==> flow/design.v <==
module traffic_light (
    input  clk,
    input  rst,
    input  pass,
    output R,
    output G,
    output Y
);
localparam Green_0 =3'd0;
localparam None_0 =3'd1;
localparam Green_1 =3'd2;
localparam None_1 =3'd3;
localparam Green_2 =3'd4;
localparam Yellow_0 =3'd5;
localparam Red_0 =3'd6;
reg [2:0]cur_state;
reg [10:0]clk_cycles;
reg tempG;
reg tempY;
reg tempR;
assign G=tempG;
assign Y=tempY;
assign R=tempR;
always @ ( * )begin  
    case (cur_state)
        Green_0 :begin
            tempG=1'b1; tempY=1'b0; tempR=1'b0;      
        end
        None_0 :begin
            tempG=1'b0; tempY=1'b0; tempR=1'b0;
        end
        Green_1 :begin
            tempG=1'b1; tempY=1'b0; tempR=1'b0;
        end
        None_1 :begin
            tempG=1'b0; tempY=1'b0; tempR=1'b0; 
        end
        Green_2 :begin
            tempG=1'b1; tempY=1'b0; tempR=1'b0;
        end
        Yellow_0:begin
            tempG=1'b0; tempY=1'b1; tempR=1'b0;
        end
        Red_0:begin
            tempG=1'b0; tempY=1'b0; tempR=1'b1; 
        end
        default: begin
            tempG=1'b1; tempY=1'b1; tempR=1'b1;
        end
    endcase
end
always @ ( posedge clk, posedge rst)begin
    if(rst)begin
        cur_state<=Green_0;
        clk_cycles<=0;
    end
    else begin
        if(pass==1 && cur_state!=Green_0)begin
        cur_state<=Green_0;
        clk_cycles<=0;
        end
        else begin
            case(cur_state)
            Green_0:begin
                if(clk_cycles==11'd1023)begin
                    clk_cycles<=0;
                    cur_state<=None_0;
                end
                else begin
                    clk_cycles<=clk_cycles+11'b1;
                end
            end
            None_0:begin
                if(clk_cycles==11'd127)begin
                    clk_cycles<=0;
                    cur_state<=Green_1;
                end
                else begin
                    clk_cycles<=clk_cycles+11'b1;
                end
            end
            Green_1:begin
                if(clk_cycles==11'd127)begin
                    clk_cycles<=0;
                    cur_state<=None_1;
                end
                else begin
                    clk_cycles<=clk_cycles+11'b1;
                end 
            end
            None_1:begin
                if(clk_cycles==11'd127)begin
                    clk_cycles<=0;
                    cur_state<=Green_2;
                end
                else begin
                    clk_cycles<=clk_cycles+11'b1;
                end
            end
            Green_2:begin
                if(clk_cycles==11'd127)begin
                    clk_cycles<=0;
                    cur_state<=Yellow_0;
                end
                else begin
                    clk_cycles<=clk_cycles+11'b1;
                end 
            end
            Yellow_0:begin
                if(clk_cycles==11'd511)begin
                    clk_cycles<=0;
                    cur_state<=Red_0;
                end
                else begin
                    clk_cycles<=clk_cycles+11'b1;
                end 
            end
            Red_0:begin
                if(clk_cycles==11'd1023)begin
                    clk_cycles<=0;
                    cur_state<=Green_0;
                end
                else begin
                    clk_cycles<=clk_cycles+11'b1;
                end
            end
            default:begin
                cur_state<=cur_state;
                clk_cycles<=clk_cycles;
            end
        endcase
        end
    end
end
endmodule
* Step by step through the tools: traffic_light
Tool output for the design above, in the order of the flow.
Line numbers count from 1 in the design file above.
Library cell names are shortened.
A cell with -- has no value.
- Top :: traffic_light
- Clock input :: clk
- Library :: sky130hd
- Library corner :: tt_025C_1v80

* Word-level counts
Counts by Yosys on the flattened word-level netlist (proc, flatten, opt, wreduce; memories kept). Register bits leave out memories and registers merged into their read ports (data or address). Print and check cells are left out. Cells with the same type and inputs are merged into one.
- Cells after elaboration :: 46
- Register bits after elaboration :: 14
- Input bits :: 3
- Output and inout bits :: 3
- Muxes and demuxes :: 17
- Add/sub/neg operators :: 1
- Reduce/logical cells :: 10
- Eq/ne operators :: 16
** Operators by type and width (number)
- 2-to-1 mux 11 bit :: 4
- parallel mux 11 bit (select 3 bit) :: 1
- 2-to-1 mux 3 bit :: 8
- != test 3 bit with constant B :: 7
- parallel mux 3 bit (select 7 bit) :: 1
- OR reduction 6 bit :: 2
- adder 11 x 1 -> 11 bit with constant B :: 1
- equality test 11 x 10 -> 1 bit with constant B :: 1
- equality test 11 x 7 -> 1 bit with constant B :: 1
- equality test 11 x 9 -> 1 bit with constant B :: 1
- equality test 3 bit with constant B :: 3
- OR reduction 4 bit :: 2
- AND reduction 8 bit :: 1
- nonzero test 8 bit :: 1
- equality test 3 x 2 -> 1 bit with constant B :: 2
- equality test 3 x 1 -> 1 bit with constant B :: 1
- logical NOT 3 bit :: 1
- nonzero test 3 bit :: 1
- 2-to-1 mux 1 bit :: 3
- OR reduction 2 bit :: 1
- logical AND 1 bit :: 1

* Depth
Depth = most cells in a row (Yosys ltp): at word level without a register or memory, in the mapped netlist without a sequential cell, where the memories' decode and read muxes count.
- Depth in word-level cells :: 4
- ABC_AREA :: 0
- Depth in mapped cells :: 7

* Mapped cells and area
Yosys stat after the flow's synthesis: flattened, memories mapped to cells. It holds for the ABC_AREA given above (unset counts as 0); a run with the other value may have another netlist.
- Mapped area :: 1026.0 um^2
- Cells in the netlist :: 123
- Sequential area :: 350.3 um^2
- Flip-flops :: 14
** Cells by type
- dfrtp_1 :: number 14, area in all 350.336 um^2
- nand2_1 :: number 13, area in all 48.797 um^2
- o21ai_0 :: number 8, area in all 40.038 um^2
- a21o_1 :: number 5, area in all 37.536 um^2
- and3_1 :: number 5, area in all 31.28 um^2
- a21oi_1 :: number 6, area in all 30.029 um^2
- nand3_1 :: number 6, area in all 30.029 um^2
- o2bb2ai_1 :: number 3, area in all 26.275 um^2
- and2_1 :: number 4, area in all 25.024 um^2
- clkbuf_1 :: number 6, area in all 22.522 um^2
- mux2i_1 :: number 2, area in all 20.019 um^2
- nor3_1 :: number 4, area in all 20.019 um^2
- nand4_1 :: number 3, area in all 18.768 um^2
- nor2b_1 :: number 3, area in all 18.768 um^2
- or3_1 :: number 3, area in all 18.768 um^2
- and4_1 :: number 2, area in all 17.517 um^2
- o32ai_2 :: number 1, area in all 16.266 um^2
- xnor2_2 :: number 1, area in all 16.266 um^2
Other cell types: 25; their cells: 34.

* Path before layout
OpenSTA on the mapped netlist: ideal clock, no wires. The path of least setup slack (recovery checks aside). Input and output delay are each 20% of the period. Register names are those of the netlist, which keeps one name where synthesis merged equal registers.
- Path type :: reg2reg
- From :: register clk_cycles[0]
- To :: register clk_cycles[5]
- Setup time :: 0.087 ns
- Path delay :: 1.930 ns
- Stages :: 8
- Launch time at the first pin :: 0.000 ns
- Buffers on the path :: 1
- Slack :: -0.030 ns
- Data required time :: 1.813 ns
- Data arrival time :: 1.843 ns
- Period :: 1.9 ns
- Synthesis period reached :: 1.93 ns
"path delay" is the arrival time less input delay plus setup time.
"stages" counts driving pins, that of a launching flip-flop among them; a cell with two outputs on the path counts twice.
"synthesis period reached" = period - worst setup slack (recovery checks aside). The figure is calculated, with input and output delays left at 20% of the set period.
Between the ends stands the longest chain of elaborated cells between them, by number of cells; it is not shown to be the way that was timed. Of several equally long chains one is given.
Each line given opens the expression or statement behind the cell; cells for indexed reads and writes are added by Yosys, which also makes memories of some case tables.
At most two assigning lines are given for a register; there are more.
- Cells stage by stage :: dfrtp_1 -> ha_1 -> and3_1 -> buf_2 -> a31oi_2 -> o32ai_2 -> or4_1 -> o211ai_1
- Cells in the longest elaborated chain :: 4
- Elaborated cells on any way between the ends :: 9
- Classes of those cells :: add/sub (1); eq/ne (3); mux (5)
** RTL lines, path post-synthesis
- start, declared :: line 17 : reg [10:0]clk_cycles;
- start, assigned :: line 70 : clk_cycles<=clk_cycles+11'b1;
- start, assigned :: line 79 : clk_cycles<=clk_cycles+11'b1;
- adder 11 x 1 -> 11 bit :: line 70
- 2-to-1 mux 11 bit :: line 65 : if(clk_cycles==11'd1023)begin
- parallel mux 11 bit (select 3 bit) :: line 63 : case(cur_state)
- 2-to-1 mux 11 bit :: line 58 : if(pass==1 && cur_state!=Green_0)begin
- end, assigned :: line 70
- end, assigned :: line 79
- end, declared :: line 17

* Worst path after layout
Path of least setup slack in the final report of entry A (OpenROAD, finished layout, wires in). Where an end is a register, its clock arrival counts in the times.
- Path type :: reg2reg
- From :: register clk_cycles[0]
- To :: register clk_cycles[8]
- Stages :: 7
- Slack :: 0.92 ns
- Setup time :: 0.10 ns
- Data required time :: 3.42 ns
- Launch time at the first pin :: 0.29 ns
- Period :: 3.22 ns
- Data arrival time :: 2.50 ns
- Buffers on the path :: 0
Between the ends stands the longest chain of elaborated cells between them, by number of cells; it is not shown to be the way that was timed. Of several equally long chains one is given.
At most two assigning lines are given for a register; there are more.
- Cells stage by stage :: dfrtp_1 -> ha_1 -> and3_1 -> a31oi_2 -> nor3_1 -> o21ai_0 -> a21o_1
- Cells in the longest elaborated chain :: 4
- Elaborated cells on any way between the ends :: 9
- Classes of those cells :: add/sub (1); eq/ne (3); mux (5)
** RTL lines, path post-layout
- start, declared :: line 17 : reg [10:0]clk_cycles;
- start, assigned :: line 70 : clk_cycles<=clk_cycles+11'b1;
- start, assigned :: line 79 : clk_cycles<=clk_cycles+11'b1;
- adder 11 x 1 -> 11 bit :: line 70
- 2-to-1 mux 11 bit :: line 65 : if(clk_cycles==11'd1023)begin
- parallel mux 11 bit (select 3 bit) :: line 63 : case(cur_state)
- 2-to-1 mux 11 bit :: line 58 : if(pass==1 && cur_state!=Green_0)begin
- end, assigned :: line 70
- end, assigned :: line 79
- end, declared :: line 17

==> runs of traffic_light <==
Record of 2 stored runs of the RTL-to-layout flow on traffic_light, platform sky130hd. The runs are unordered. Constraints: input delay and output delay 20% of the set period each, output load 0.01 pF.
"period achieved" is the run's clock period less its worst setup slack. It is reckoned from that one timing run; input and output delays stay at 20% of the period that was set.
"allowed time less slack (worst setup path)" = time allowed to the worst setup path (clock period - input delay - output delay, where it has them) - its slack; a late launch clock adds to it, a late capture clock takes from it.
"total power after layout": no workload was simulated; the value follows from the tool's default switching activity.

* Entry A
** Files
==> flow/run.sh <==
#!/bin/bash
# the make line also repeats the synthesis and layout settings of config.mk as NAME=value (left out here)
make -C /OpenROAD-flow-scripts/flow DESIGN_CONFIG=/design/flow/config.mk WORK_HOME=/design/flow/orfs CLKGATE_MAP_FILE= finish
==> flow/config.mk <==
export PLATFORM = sky130hd
export DESIGN_NAME = traffic_light
export DESIGN_NICKNAME = traffic_light
export VERILOG_FILES = /design/flow/design.v
export SDC_FILE = /design/flow/constraint.sdc
export NUM_CORES = 4
export LEC_CHECK = 0
export CAP_MARGIN = 20
export CORE_MARGIN = 5
export CORE_UTILIZATION = 54
export CTS_CLUSTER_SIZE = 93
export GPL_ROUTABILITY_DRIVEN = 0
export MAX_ROUTING_LAYER = met5
export MIN_ROUTING_LAYER = met2
export PLACE_DENSITY = 0.9
export SETUP_SLACK_MARGIN = 0.82
export SLEW_MARGIN = 40
==> flow/constraint.sdc <==
create_clock -name core_clock -period 3.22 [get_ports {clk}]
set_input_delay 0.6440 -clock core_clock [delete_from_list [all_inputs] [get_ports {clk}]]
set_output_delay 0.6440 -clock core_clock [all_outputs]
set_load 0.01 [all_outputs]
** Results
- Netlist area reported by Yosys :: 1026.0 um^2
- Standard-cell area after layout :: 1138.6 um^2
- Final worst hold slack :: 0.515 ns
- Setup slack of the worst path :: 0.917 ns
- Area of the die :: 2871.9 um^2
- Allowed time less slack (worst setup path) :: 2.30 ns
- Kind of the worst setup path :: reg2reg
- Total power after layout :: 506.2 uW
- Setup total negative slack :: 0.000 ns
- Utilization after layout :: 64.5%
- Period achieved :: 2.303 ns

* Entry B
** Files
==> flow/run.sh <==
#!/bin/bash
# the make line also repeats the synthesis and layout settings of config.mk as NAME=value (left out here)
make -C /OpenROAD-flow-scripts/flow DESIGN_CONFIG=/design/flow/config.mk WORK_HOME=/design/flow/orfs CLKGATE_MAP_FILE= finish
==> flow/config.mk <==
export PLATFORM = sky130hd
export DESIGN_NAME = traffic_light
export DESIGN_NICKNAME = traffic_light
export VERILOG_FILES = /design/flow/design.v
export SDC_FILE = /design/flow/constraint.sdc
export NUM_CORES = 4
export LEC_CHECK = 0
export CAP_MARGIN = 20
export CELL_PAD_IN_SITES_DETAIL_PLACEMENT = 2
export CELL_PAD_IN_SITES_GLOBAL_PLACEMENT = 3
export CORE_ASPECT_RATIO = 0.65
export CORE_MARGIN = 2
export CORE_UTILIZATION = 42
export GPL_TIMING_DRIVEN = 1
export PLACE_DENSITY_LB_ADDON = 0.17
export SLEW_MARGIN = 25
==> flow/constraint.sdc <==
create_clock -name core_clock -period 1.2 [get_ports {clk}]
set_input_delay 0.2400 -clock core_clock [delete_from_list [all_inputs] [get_ports {clk}]]
set_output_delay 0.2400 -clock core_clock [all_outputs]
set_load 0.01 [all_outputs]
** Results
Stopped before the end: placement reported FLW-0024.
